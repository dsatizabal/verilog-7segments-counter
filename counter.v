==> flow/design.v <==
`default_nettype none
`timescale 1ns/1ns
module counter_7seg(
	input wire clk,
	input wire rst,
	input wire freeze,
	output wire [6:0] display
);
	reg [19:0] counter;
	reg [3:0] digit;
		localparam MAX_COUNT = 20'h00009;
	always @(posedge clk or posedge rst) begin
		if (rst) begin
			counter <= 20'h0000;
			digit <= 4'b0;
		end else begin
			if (!freeze) begin
				if (counter < MAX_COUNT) begin
					counter <= counter + 1'b1;
				end else begin
					counter <= 20'h00000;
					if (digit >= 9) begin
						digit <= 4'b0;
					end else begin
						digit <= digit + 1'b1;
					end
				end;
			end;
		end;
	end;
	seven_segments seven_segments(.binary(digit), .display(display));
endmodule
`default_nettype none
`timescale 1ns/1ns
module seven_segments(
	input wire [3:0] binary,
	output reg [6:0] display
);
	always @(*) begin
		case (binary)
			4'b0000: display = 7'b0111111;
			4'b0001: display = 7'b0000110;
			4'b0010: display = 7'b1011011;
			4'b0011: display = 7'b1001111;
			4'b0100: display = 7'b1100110;
			4'b0101: display = 7'b1101101;
			4'b0110: display = 7'b1111101;
			4'b0111: display = 7'b0000111;
			4'b1000: display = 7'b1111111;
			4'b1001: display = 7'b1101111;
			default: display = 7'b1111001;
		endcase;
	end;
endmodule
# Step by step through the tools: counter_7seg
# What the tools print for counter_7seg, step after step.
# Line numbers count from 1 in the design file above.
# Library cell names are shortened.
# The mark - stands for no value.
[inputs]
design = "counter_7seg"
clock = "clk"
library = "sky130hd"
corner = "tt_025C_1v80"

# Elaborated design
# Yosys after proc, flatten, opt, wreduce and memory -nomap, before mapping. Enables and synchronous resets that opt folds into registers are not counted as muxes. Memory bits, and registers merged into a memory's read port (data or address), are not among the register bits. Print and check cells are not counted. Equal cells are merged and count once.
# Yosys's memory passes give these memory sizes; they may raise the number of words (mostly to a power of two), join words into wider ones and drop unused or constant bits.
[bits]
ff_bits = 24
latchBits = 0
mem_bits_rw = 0
mem_bits_ro = 112
clocked_rd_ports_x_width = 0
n_memories = 1
output_inout_bits = 7
wordCells = 12
[memory_table]
columns = ["memory", "size", "width", "rd", "write_ports", "line", "text"]
rows = [
  ["(no name shown)", 16, 7, 1, 0, 40, "case (binary)"],
]
[op_classes]
add_sub_neg = 2
multipliers = 0
div_mod_pow = 0
n_cmp = 2
eq_ne = 0
shift = 0
mux = 2
bitwise = 2
reduce_logical = 1
[ops]
columns = ["operator", "n"]
rows = [
  ["20-bit by 1-bit adder with 20-bit output (second input constant)", 1],
  ["20-bit by 4-bit < comparator with 1-bit output (second input constant)", 1],
  ["20-bit 2-to-1 mux", 1],
  ["4-bit by 1-bit adder with 4-bit output (second input constant)", 1],
  ["4-bit greater-or-equal comparator (second input constant)", 1],
  ["4-bit 2-to-1 mux", 1],
  ["1-bit NOT", 2],
  ["2-bit AND reduction", 1],
]

# Logic depth
# Longest topological path by Yosys (ltp), each cell counted once; first at word level (registers and memories cut), then after technology mapping (sequential cells cut; the memories' decode and read muxes count).
[logic_depth]
word_depth = 3
ABC_AREA = 0
ltp_mapped = 7
ltp_nobuf = 6

# After synthesis
# Yosys stat after the flow's synthesis: flattened, memories mapped to cells. It holds for the ABC_AREA given above (unset counts as 0); a run with the other value may have another netlist.
[types]
columns = ["cell_type", "n"]
rows = [
  ["dfrtp_1", 24],
  ["ha_1", 10],
  ["nor2_1", 26],
  ["a31oi_1", 6],
  ["nand2_1", 10],
  ["inv_1", 9],
  ["xnor2_1", 3],
  ["xor2_1", 3],
  ["a21oi_1", 5],
  ["buf_6", 2],
  ["or4_1", 3],
  ["a211oi_4", 1],
  ["mux2i_1", 2],
  ["nand2b_1", 3],
  ["a41oi_1", 2],
  ["a211oi_1", 2],
  ["a21o_1", 2],
  ["mux2_4", 1],
]
# Not listed: further types 21, cells in them 28.
[synth_totals]
cells = 142
mapped_area_um2 = 1361.3
seq_area_um2 = 600.6
ff_cells = 24
n_buf = 5
# By module: a second synthesis without flattening, with its own total; a netlist apart from the flattened one above.
[unflattened]
hier_cells = 149
area_unflattened_um2 = 1426.4
# Each row is one instance without its submodules.
[by_module]
columns = ["mod", "n_inst", "n_cells", "mod_area_um2", "mod_seq_area_um2"]
rows = [
  ["counter_7seg", 1, 123, 1236.2, 600.6],
  ["seven_segments", 1, 26, 190.2, 0.0],
]

# Timing after synthesis
# Path of least setup slack by OpenSTA after synthesis, without wires, with an ideal clock, recovery checks aside; 20% of the period is set as input and as output delay. Where synthesis merged equal registers, the netlist keeps one of their names.
[synth_path]
path_kind = "register -> register"
start = "register counter[6]"
end = "register digit[0]"
tclk_ns = 2.07
setup_ns = 0.125
launch_ns = 0.000
arrival_ns = 1.654
path_slack_ns = 0.291
path_delay_ns = 1.779
path_stages = 5
period_less_setup_slack_ns = 1.779
# "path_delay_ns" = arrival - input delay + setup time.
# "path_stages" counts driving pins, that of a launching flip-flop among them; a cell with two outputs on the path counts twice.
# "period_less_setup_slack_ns" = period - worst setup slack (recovery checks aside). The figure is calculated, with input and output delays left at 20% of the set period.
# The rows between start and end are the longest chain of elaborated cells between them; the timing report does not say that the signal goes this way. Where chains are equally long, one stands for them.
# A line is the first line of the expression or statement that the cell stems from. Yosys adds cells for indexed reads and writes and turns some case tables into memories.
# At most two assigning lines are given for a register; there are more.
[synth_between]
path_cell_list = "dfrtp_1 -> or4_4 -> a211oi_4 -> a21oi_2 -> mux2_4"
elab_chain_cells = 3
cells_between = 3
lines_between = 1
classes_between = "compare (1); logic (1); reduce/logical (1)"
[synth_lines]
columns = ["element", "line", "text"]
rows = [
  ["start, declared", 9, "reg [19:0] counter;"],
  ["start, assigned", 14, "counter <= 20'h0000;"],
  ["start, assigned", 19, "counter <= counter + 1'b1;"],
  ["20-bit by 4-bit < comparator with 1-bit output", 18, "if (counter < MAX_COUNT) begin"],
  ["1-bit NOT", "-", ""],
  ["2-bit AND reduction", "-", ""],
  ["end, assigned", 15, "digit <= 4'b0;"],
  ["end, assigned", 25, "digit <= digit + 1'b1;"],
  ["end, declared", 10, "reg [3:0] digit;"],
]

# Timing after layout
# Path of least setup slack in the final report of job 1 (OpenROAD, finished layout, wires in). Where an end is a register, its clock arrival counts in the times.
[layout_path]
path_kind = "register -> output"
start = "register digit[0]"
end = "output port display[1]"
tclk_ns = 2.75
launch_ns = 0.31
arrival_ns = 1.90
path_slack_ns = 0.30
path_stages = 5
# The rows between start and end are the longest chain of elaborated cells between them; the timing report does not say that the signal goes this way. Where chains are equally long, one stands for them.
# A memory read counts as a cell of the chain, while the word-level depth stops at memories.
# At most two assigning lines are given for a register; there are more.
[layout_between]
path_cell_list = "dfrtp_2 -> inv_1 -> ha_1 -> o21ai_0 -> clkdlybuf4s50_1"
elab_chain_cells = 1
cells_between = 1
lines_between = 1
classes_between = "memory (1)"
[layout_lines]
columns = ["element", "line", "text"]
rows = [
  ["start, declared", 10, "reg [3:0] digit;"],
  ["start, assigned", 15, "digit <= 4'b0;"],
  ["start, assigned", 25, "digit <= digit + 1'b1;"],
  ["memory 16 x 7 bit", 40, "case (binary)"],
  ["end, declared", 7, "output wire [6:0] display"],
]

# Design counter_7seg on sky130hd. What follows are 2 stored runs of the flow, each under its own settings; their order means nothing. The constraints put input and output delay at 20% of the set period each and load the outputs with 0.01 pF.
# "worstPathTime_ns" = time allowed to the worst setup path (clock period - input delay - output delay, where it has them) - its slack; a late launch clock adds to it, a late capture clock takes from it.
# By "fin_power_uw" is meant OpenSTA's value without simulated activity: inputs other than the clock are taken to toggle once in ten clock periods, and the tool carries that through the logic.

[[run]]
name = "job 1"
[run.settings]
period_ns = 2.75
CORE_UTILIZATION = 47
SETUP_SLACK_MARGIN = 0.21
PLACE_DENSITY_LB_ADDON = 0.25
CORE_ASPECT_RATIO = 0.84
CELL_PAD_IN_SITES_DETAIL_PLACEMENT = 0
SLEW_MARGIN = 0
CAP_MARGIN = 20
CORE_MARGIN = 2
[run.results]
yosys_chip_area_um2 = 1361.3
design.die.area_um2 = 3344.5
worstPathTime_ns = 1.90
timing.worst_path_kind = "register -> output"
worst_setup_slack_ns = 0.305
final_setup_tns_ns = 0.000
cell_area_final_um2 = 1576.5
fin_power_uw = 1481

[[run]]
name = "job 2"
[run.settings]
period_ns = 3.02
CORE_UTILIZATION = 61
SETUP_SLACK_MARGIN = 0.77
PLACE_DENSITY = 0.63
CORE_ASPECT_RATIO = 0.75
CORE_MARGIN = 7
TNS_END_PERCENT = 55
GPL_ROUTABILITY_DRIVEN = 0
CTS_CLUSTER_SIZE = 13
CAP_MARGIN = 30
MIN_ROUTING_LAYER = "met2"
SLEW_MARGIN = 20
[run.results]
fin_power_uw = 1336
worstPathTime_ns = 1.64
timing.worst_path_kind = "register -> output"
yosys_chip_area_um2 = 1361.3
final_setup_tns_ns = 0.000
design.die.area_um2 = 3764.1
cell_area_final_um2 = 1586.5
worst_setup_slack_ns = 0.771
